==> flow/design.v <==
module master #(parameter DATA_WIDTH = 32,
             parameter ADDRESS_WIDTH = 32)(
		input clk,     
		input rst_n,   
        input wr_en,
        input rd_en,
		   input  awready,
		   output reg awvalid,
		   output reg [ADDRESS_WIDTH-1:0]awaddr,
		   input  wready,
		   output reg wvalid,
		   output reg [(DATA_WIDTH/8)-1:0]wstrb,
		   output reg [DATA_WIDTH-1:0]wdata,
		   input [1:0] bresp,
		   input  bvalid,
		   output reg bready,
		   input  arready,
		   output reg [ADDRESS_WIDTH-1:0]araddr,
		   output reg arvalid,
		   input  [DATA_WIDTH-1:0]rdata,
		   input  rvalid,
		   input [1:0] rresp,
		   output reg rready,
			input   [ADDRESS_WIDTH-1:0] awaddr_in,
			input	[(DATA_WIDTH/8)-1:0]   wstrb_in,
			input	[DATA_WIDTH-1:0]	wdata_in,
			input	[ADDRESS_WIDTH-1:0] araddr_in,
			output	reg [DATA_WIDTH-1:0] data_out,
			output  reg [1:0]bresp_out,
			output  [1:0]rresp_out
	   );
    assign rresp_out = rresp;
    assign bresp_out = bresp;
    localparam WA_IDLE_M = 2'b00, WA_VALID_M = 2'b01, WA_ADDR_M = 2'b10, WA_WAIT_M = 2'b11;
    reg [1:0] WA_PRESENT_STATE_M;
    reg [1:0] WA_NEXT_STATE_M;
	    always @(posedge clk or negedge rst_n) begin
	    	if(~rst_n) begin
	    		WA_PRESENT_STATE_M <= WA_IDLE_M;
	    	end else begin
	    		WA_PRESENT_STATE_M <= WA_NEXT_STATE_M;
	    	end
	    end
	always @* begin
		case (WA_PRESENT_STATE_M)
			WA_IDLE_M : if(wr_en)
			                WA_NEXT_STATE_M = WA_VALID_M;
			            else
			                WA_NEXT_STATE_M = WA_IDLE_M;
			WA_VALID_M:	if((awaddr_in >= 32'h00000000) && (awaddr_in < 32'hffffffff))
							WA_NEXT_STATE_M = WA_ADDR_M;
						else
							WA_NEXT_STATE_M = WA_VALID_M;
			WA_ADDR_M :	if(awready)
							WA_NEXT_STATE_M = WA_WAIT_M;
						else
							WA_NEXT_STATE_M = WA_ADDR_M;
			WA_WAIT_M :	if(awvalid && awready)
							WA_NEXT_STATE_M = WA_IDLE_M;
						else 
							WA_NEXT_STATE_M = WA_WAIT_M;
			default : 		WA_NEXT_STATE_M = WA_IDLE_M;
		endcase
	end
	always @(posedge clk or negedge rst_n) begin
		if (~rst_n) begin
			awvalid <= 1'b0;
            awaddr <= 'b0;
		end else case (WA_NEXT_STATE_M)
				WA_IDLE_M :	awvalid <= 1'b0;
				WA_VALID_M: awvalid <= 1'b0;
				WA_ADDR_M : begin awvalid <= 1'b1;
							awaddr <= awaddr_in; end
				WA_WAIT_M : awvalid <= 1'b0 ;
				default	  :	begin awvalid <= 1'b0;
                                  awaddr <= awaddr;
                            end
			endcase
		end
	localparam W_IDLE_M = 2'b00, W_START_M = 2'b01, W_WAIT_M = 2'b10, W_TRAN_M = 2'b11;
	reg [1:0] W_PRESENT_STATE_M;
    reg [1:0] W_NEXT_STATE_M;
	always @(posedge clk or negedge rst_n) begin
	  	if(~rst_n) begin
	   		W_PRESENT_STATE_M <= W_IDLE_M;
	   	end else begin
	   		W_PRESENT_STATE_M<= W_NEXT_STATE_M;
	   	end
	end
	always @* begin
		case (W_PRESENT_STATE_M)
			W_IDLE_M : if(~rst_n)
						W_NEXT_STATE_M = W_IDLE_M;
					else
						W_NEXT_STATE_M = W_START_M;
			W_START_M: if(awvalid && awready)
						W_NEXT_STATE_M = W_WAIT_M;
					else
						W_NEXT_STATE_M = W_START_M;
			W_WAIT_M : if(wready)
						W_NEXT_STATE_M = W_TRAN_M;
					else
						W_NEXT_STATE_M = W_WAIT_M;
			W_TRAN_M : if(wvalid && wready)
						W_NEXT_STATE_M = W_TRAN_M;
					else
						W_NEXT_STATE_M = W_IDLE_M;
			default :	W_NEXT_STATE_M = W_IDLE_M;
		endcase
	end
	always @(posedge clk or negedge rst_n) begin
		if(~rst_n) begin
			wvalid  <= 1'b0;
            wdata <= 'b0;
            wstrb <= 'b0;
		end else begin
			case (W_PRESENT_STATE_M)
				W_IDLE_M : wvalid  <= 1'b0;
				W_START_M: wvalid  <= 1'b0;
				W_WAIT_M : begin
							wvalid  <= 1'b1;
							wstrb <= wstrb_in;
							wdata <= wdata_in;
						   end
				W_TRAN_M : wvalid  <= 1'b0;
				default  : begin wvalid  <= 1'b0;
				                 wstrb <= wstrb;
				                 wdata <= wdata;
                           end
			endcase
		end		
	end
	localparam B_IDLE_M = 2'b00, B_START_M = 2'b01, B_READY_M = 2'b10;
	reg [1:0] B_PRESENT_STATE_M;
	reg [1:0] B_NEXT_STATE_M;
	always_ff @(posedge clk or negedge rst_n) begin
	 	if(~rst_n) begin
	 		B_PRESENT_STATE_M <= B_IDLE_M;
	 	end else begin
	 		B_PRESENT_STATE_M <= B_NEXT_STATE_M;
	 	end
	 end 
	always @* begin
	 	case (B_PRESENT_STATE_M)
	 		B_IDLE_M : if(~rst_n)
	 						B_NEXT_STATE_M = B_IDLE_M;
	 					else
	 						B_NEXT_STATE_M = B_START_M;
	 		B_START_M: if(wvalid && wready)
	 						B_NEXT_STATE_M = B_READY_M;
	 					else
	 						B_NEXT_STATE_M = B_START_M;
	 		B_READY_M: 	if(bvalid && bready)
	 						B_NEXT_STATE_M = B_READY_M;
	 					else
	 						B_NEXT_STATE_M = B_IDLE_M;
	 		default  : B_NEXT_STATE_M = B_IDLE_M;
	 	endcase
	end
	always @(posedge clk or negedge rst_n) begin
		if (~rst_n) begin
			bready <= 1'b0;
		end else case (B_PRESENT_STATE_M)
			B_IDLE_M : bready <= 1'b0;
			B_START_M: bready <= 1'b0;
			B_READY_M: bready <= 1'b1;
			default  : bready <= 1'b0;
		endcase
	end
	localparam RA_IDLE_M = 2'b00, RA_START_M = 2'b01, RA_VALID_M = 2'b10, RA_READY_M = 2'b11;
	reg [1:0] RA_PRESENT_STATE_M;
	reg [1:0] RA_NEXT_STATE_M;
	always_ff @(posedge clk or negedge rst_n) begin
	 	if(~rst_n) begin
	 		RA_PRESENT_STATE_M <= RA_IDLE_M;
	 	end else begin
	 		RA_PRESENT_STATE_M <= RA_NEXT_STATE_M;
	 	end
	 end
	 always @* begin
	 	case (RA_PRESENT_STATE_M)
	 	    RA_IDLE_M :	if(rd_en)
			                RA_NEXT_STATE_M = RA_START_M;
			            else
			                RA_NEXT_STATE_M = RA_IDLE_M;
	 		RA_START_M: if((araddr_in > 32'h00000000) && (araddr_in < 32'hffffffff))
	 						RA_NEXT_STATE_M = RA_VALID_M;
	 					else
	 						RA_NEXT_STATE_M = RA_START_M; 
            RA_VALID_M: if(arready)
	 						RA_NEXT_STATE_M = RA_READY_M;
	 					else
	 						RA_NEXT_STATE_M = RA_VALID_M;
	 		RA_READY_M: if(!(arvalid && arready))
	 						RA_NEXT_STATE_M = RA_READY_M;
	 					else
	 						RA_NEXT_STATE_M = RA_IDLE_M;
	 		default   : 	RA_NEXT_STATE_M = RA_IDLE_M;
	 	endcase
	 end
	 always@(posedge clk or negedge rst_n) begin
	 	if (~rst_n) begin
	 		arvalid <= 1'b0;
	 		araddr <= 'b0;
	 	end else case (RA_PRESENT_STATE_M)
	 		RA_IDLE_M : arvalid <= 1'b0;
	 		RA_START_M: arvalid <= 1'b0;
	 		RA_VALID_M: begin 
	 		             if(arvalid && arready)arvalid <= 1'b0;
	 		             else arvalid <= 1'b1;
                         araddr <= araddr_in;
                        end 
            RA_READY_M: arvalid <= 1'b0;
	 		default : begin arvalid <= 1'b0;
	 		                araddr <= araddr;
	 		          end
	 	endcase
	 end
	 localparam R_IDLE_M = 2'b00, R_START_M = 2'b01, R_READY_M = 2'b10, R_TRAN_M = 2'b11;
	 reg [1:0] R_PRESENT_STATE_M;
	 reg [1:0] R_NEXT_STATE_M;
	 always @(posedge clk or negedge rst_n) begin
	 	if(~rst_n) begin
	 		R_PRESENT_STATE_M <= R_IDLE_M;
	 	end else begin
	 		R_PRESENT_STATE_M <= R_NEXT_STATE_M;
	 	end
	 end
	 always@* begin
	 	case (R_PRESENT_STATE_M)
	 		R_IDLE_M : if(~rst_n)
	 						R_NEXT_STATE_M = R_IDLE_M;
	 					else
	 						R_NEXT_STATE_M = R_READY_M;
	 		R_START_M: if(arready && arvalid)
	 						R_NEXT_STATE_M = R_READY_M;
	 					else
	 						R_NEXT_STATE_M = R_START_M;
	 		R_READY_M: if(rready)
	 						R_NEXT_STATE_M = R_TRAN_M;
	 					else
	 						R_NEXT_STATE_M = R_READY_M;
	 		R_TRAN_M : if(!(rvalid && rready))
	 						R_NEXT_STATE_M = R_IDLE_M;
	 					else
	 						R_NEXT_STATE_M = R_TRAN_M;
	 		default  : 		R_NEXT_STATE_M = R_IDLE_M;
	 	endcase
	 end
	 always_ff @(posedge clk or negedge rst_n) begin
	 	if (~rst_n) begin
	 		rready <= 1'b0;
	 		data_out <= 'b0;
	 	end else case (R_PRESENT_STATE_M)
	 		R_IDLE_M : rready <= 1'b0;
	 		R_START_M: rready <= 1'b0;
	 		R_READY_M: rready <= 1'b1;
	 		R_TRAN_M : begin
	 					rready <= 1'b0;
	 					data_out<= rdata;
	 				   end
	 		default  : begin rready <= 1'b0;
	 		                 data_out <= data_out; 
	 		           end
	 	endcase
	 end
endmodule : master
# From RTL to reports: master
# What the tools print for master, step after step.
# Lines are those of the file above, counted from 1.
# Operators carry their Yosys type and port widths (W data, S select, Z words).
# Cell names lack the library's common part.
# A cell with -- has no value.
# inputs
top	master
clk_port	clk
lib	sky130hd
lib_corner	tt_025C_1v80

# Word-level counts
# Source: Yosys, flattened and elaborated, memories not mapped. Widths are those after wreduce; folded enables and synchronous resets count as part of the registers. Registers that Yosys merges into a memory's read port (data or address) are not register bits. Print and check cells do not count. Equal cells are merged and count once.
# bits
register_bits	147
input_bits	145
out_inout_bits	141
word_cells	82
# op_classes
compare	4
eq_ne	17
muxes	29
reduce_and_logical	17
# ops
operator	n
$lt A32 B32 Y1 const B	2
$ge A32 B1 Y1 const B	1
$gt A32 B1 Y1 const B	1
$pmux W2 S4	4
$eq A2 B2 Y1 const B	11
$mux W2	11
$eq A2 B1 Y1 const B	6
$logic_not A2 Y1	6
$reduce_or A3 Y1	4
$mux W1	9
$pmux W1 S2	4
$logic_and A1 B1 Y1	7
$pmux W2 S3	1

# Logic depth
# Yosys ltp: most cells in a row. Word level: on the elaborated netlist, between registers, memories and ports. Mapped: between sequential cells and ports; inverters and the memories' decode and read muxes count.
# logic_depth
depth_word	7
ABC_AREA	0
ltp_mapped	6
ltp_nobuf	4

# Mapped cells and area
# The flow's flattened synthesis, as Yosys stat reports it; memories are mapped. The netlist is that of the ABC_AREA named above (0 if unset); the other value can give another one.
# Totals and module areas in this step are rounded.
# by_type
type	n	area_total_um2
dfrtp_1	151	3.78E+03
mux2_2	100	1126.08
o22ai_1	31	193.936
nand3_1	37	185.178
nand2_1	44	165.158
dfstp_2	5	131.376
nand4_1	20	125.12
buf_2	16	80.077
nor4_1	11	68.816
buf_12	3	60.058
a22o_1	5	43.792
inv_1	11	41.29
o21ai_0	7	35.034
clkbuf_1	9	33.782
nor2b_1	5	31.28
buf_4	4	30.029
a21oi_1	3	15.014
and2_1	2	12.512
# Not listed: further types 12, cells in them 15.
# mapped
cell_count	479
area_um2	6300
seq_area_um2	3900
flip_flops	156
buf_cells	33

# Worst setup path after synthesis
# OpenSTA on the mapped netlist: ideal clock, no wires. The path of least setup slack (recovery checks aside). Input and output delay are each 20% of the period. Register names are those of the netlist, which keeps one name where synthesis merged equal registers.
# synth_path
path_kind	input to register
from	input port awaddr_in[17]
to	register awaddr[16]
clock_period_ns	1.41
in_delay_ns	0.282
setup_time_ns	0.140
t_first_pin_ns	0.282
arrival_ns	1.264
required_time_ns	1.270
slack_ns	0.006
path_delay_ns	1.122
path_stages	6
n_path_buf	2
period_less_setup_slack_ns	1.404
# "path_delay_ns" = arrival - input delay + setup time.
# "path_stages" counts driving pins, that of a launching flip-flop among them; a cell with two outputs on the path counts twice.
# "period_less_setup_slack_ns" = period - worst setup slack (recovery checks aside). The figure is calculated, with input and output delays left at 20% of the set period.
# Between the ends stands the longest chain of elaborated cells between them, by number of cells; it is not shown to be the way that was timed. Of several equally long chains one is given.
# Each line given opens the expression or statement behind the cell; cells for indexed reads and writes are added by Yosys, which also makes memories of some case tables.
# A register here has more assigning lines than the two given.
# synth_via
path_cell_list	nand4_1 > nor4_2 > and4_1 > buf_6 > buf_12 > o22ai_1
elab_chain_len	5
cells_between	6
cone_lines	3
cone_classes	compare (2); eq/ne (1); mux (2); reduce/logical (1)
# synth_lines
item	line	text
start: declaration	24	input [ADDRESS_WIDTH-1:0] awaddr_in,
$ge A32 B1 Y1	50	WA_VALID_M: if((awaddr_in >= 32'h00000000) && (awaddr_in < 32'hffffffff))
$logic_and A1 B1 Y1	50
$mux W2	50
$pmux W2 S4	45	case (WA_PRESENT_STATE_M)
$eq A2 B2 Y1	69	end else case (WA_NEXT_STATE_M)
end: assignment	73	awaddr <= awaddr_in; end
end: assignment	76	awaddr <= awaddr;
end: declaration	9	output reg [ADDRESS_WIDTH-1:0]awaddr,

# Path in the finished layout
# Path of least setup slack in the final report of entry A (OpenROAD, finished layout, wires in). Where an end is a register, its clock arrival counts in the times.
# layout_path
path_kind	register to register
from	register WA_PRESENT_STATE_M
to	register awaddr[17]
clock_period_ns	0.994
setup_time_ns	0.11
t_first_pin_ns	0.42
arrival_ns	1.77
required_time_ns	1.31
slack_ns	-0.46
path_stages	7
n_path_buf	2
# An end named without its bit number is one bit of that signal or, where synthesis recoded a state register, one of its new flip-flops.
# Between the ends stands the longest chain of elaborated cells between them, by number of cells; it is not shown to be the way that was timed. Of several equally long chains one is given.
# A register here has more assigning lines than the two given.
# layout_via
path_cell_list	dfrtp_1 > a21bo_1 > nand4_1 > a31oi_4 > buf_6 > buf_12 > o22ai_1
elab_chain_len	3
cells_between	6
cone_lines	2
cone_classes	eq/ne (4); mux (1); reduce/logical (1)
# layout_lines
item	line	text
start: declaration	35	reg [1:0] WA_PRESENT_STATE_M;
start: assignment	39	WA_PRESENT_STATE_M <= WA_IDLE_M;
start: assignment	41	WA_PRESENT_STATE_M <= WA_NEXT_STATE_M;
$eq A2 B2 Y1	45	case (WA_PRESENT_STATE_M)
$pmux W2 S4	45
$eq A2 B2 Y1	69	end else case (WA_NEXT_STATE_M)
end: assignment	73	awaddr <= awaddr_in; end
end: assignment	76	awaddr <= awaddr;
end: declaration	9	output reg [ADDRESS_WIDTH-1:0]awaddr,

# Flow measurements of master on sky130hd: 2 stored runs with different settings, listed in no order. Input and output delays are each 20% of the period that was set; the output load is 0.01 pF.
# "achieved_clock_period_ns" is the run's clock period less its worst setup slack. It is reckoned from that one timing run; input and output delays stay at 20% of the period that was set.
# "worstPathTime_ns" means the part of the period allowed to the worst setup path (the constraints hold back 20% at inputs and 20% at outputs) less its slack; where the path has registers, the arrival times of their clocks count too.
# "fin_power_mw": no workload was simulated; the value follows from the tool's default switching activity.
# The results are shown rounded.
# Settings: . = not set for that run.
run	period_ns	CORE_UTILIZATION	PLACE_DENSITY	HOLD_SLACK_MARGIN	CORE_MARGIN	TNS_END_PERCENT	GPL_TIMING_DRIVEN	CAP_MARGIN	SLEW_MARGIN	MIN_ROUTING_LAYER	design_die_area_um2	final_setup_tns_ns	worstPathTime_ns	critical_path_type	ws_hold_ns	synth_chip_area_um2	achieved_clock_period_ns	fin_power_mw	layout_utilization_pct	ws_setup_ns
entry A	0.994	18	0.39	0.02	3	95	1	5	0	met1	37000	-50	1.46	register to register	0.044	6300	1.457	33	35	-0.46
entry B	1.53	30	.	.	2	.	.	20	20	.	22000	-0.002	1.23	input to register	0.21	6300	1.532	18	51	-0.002
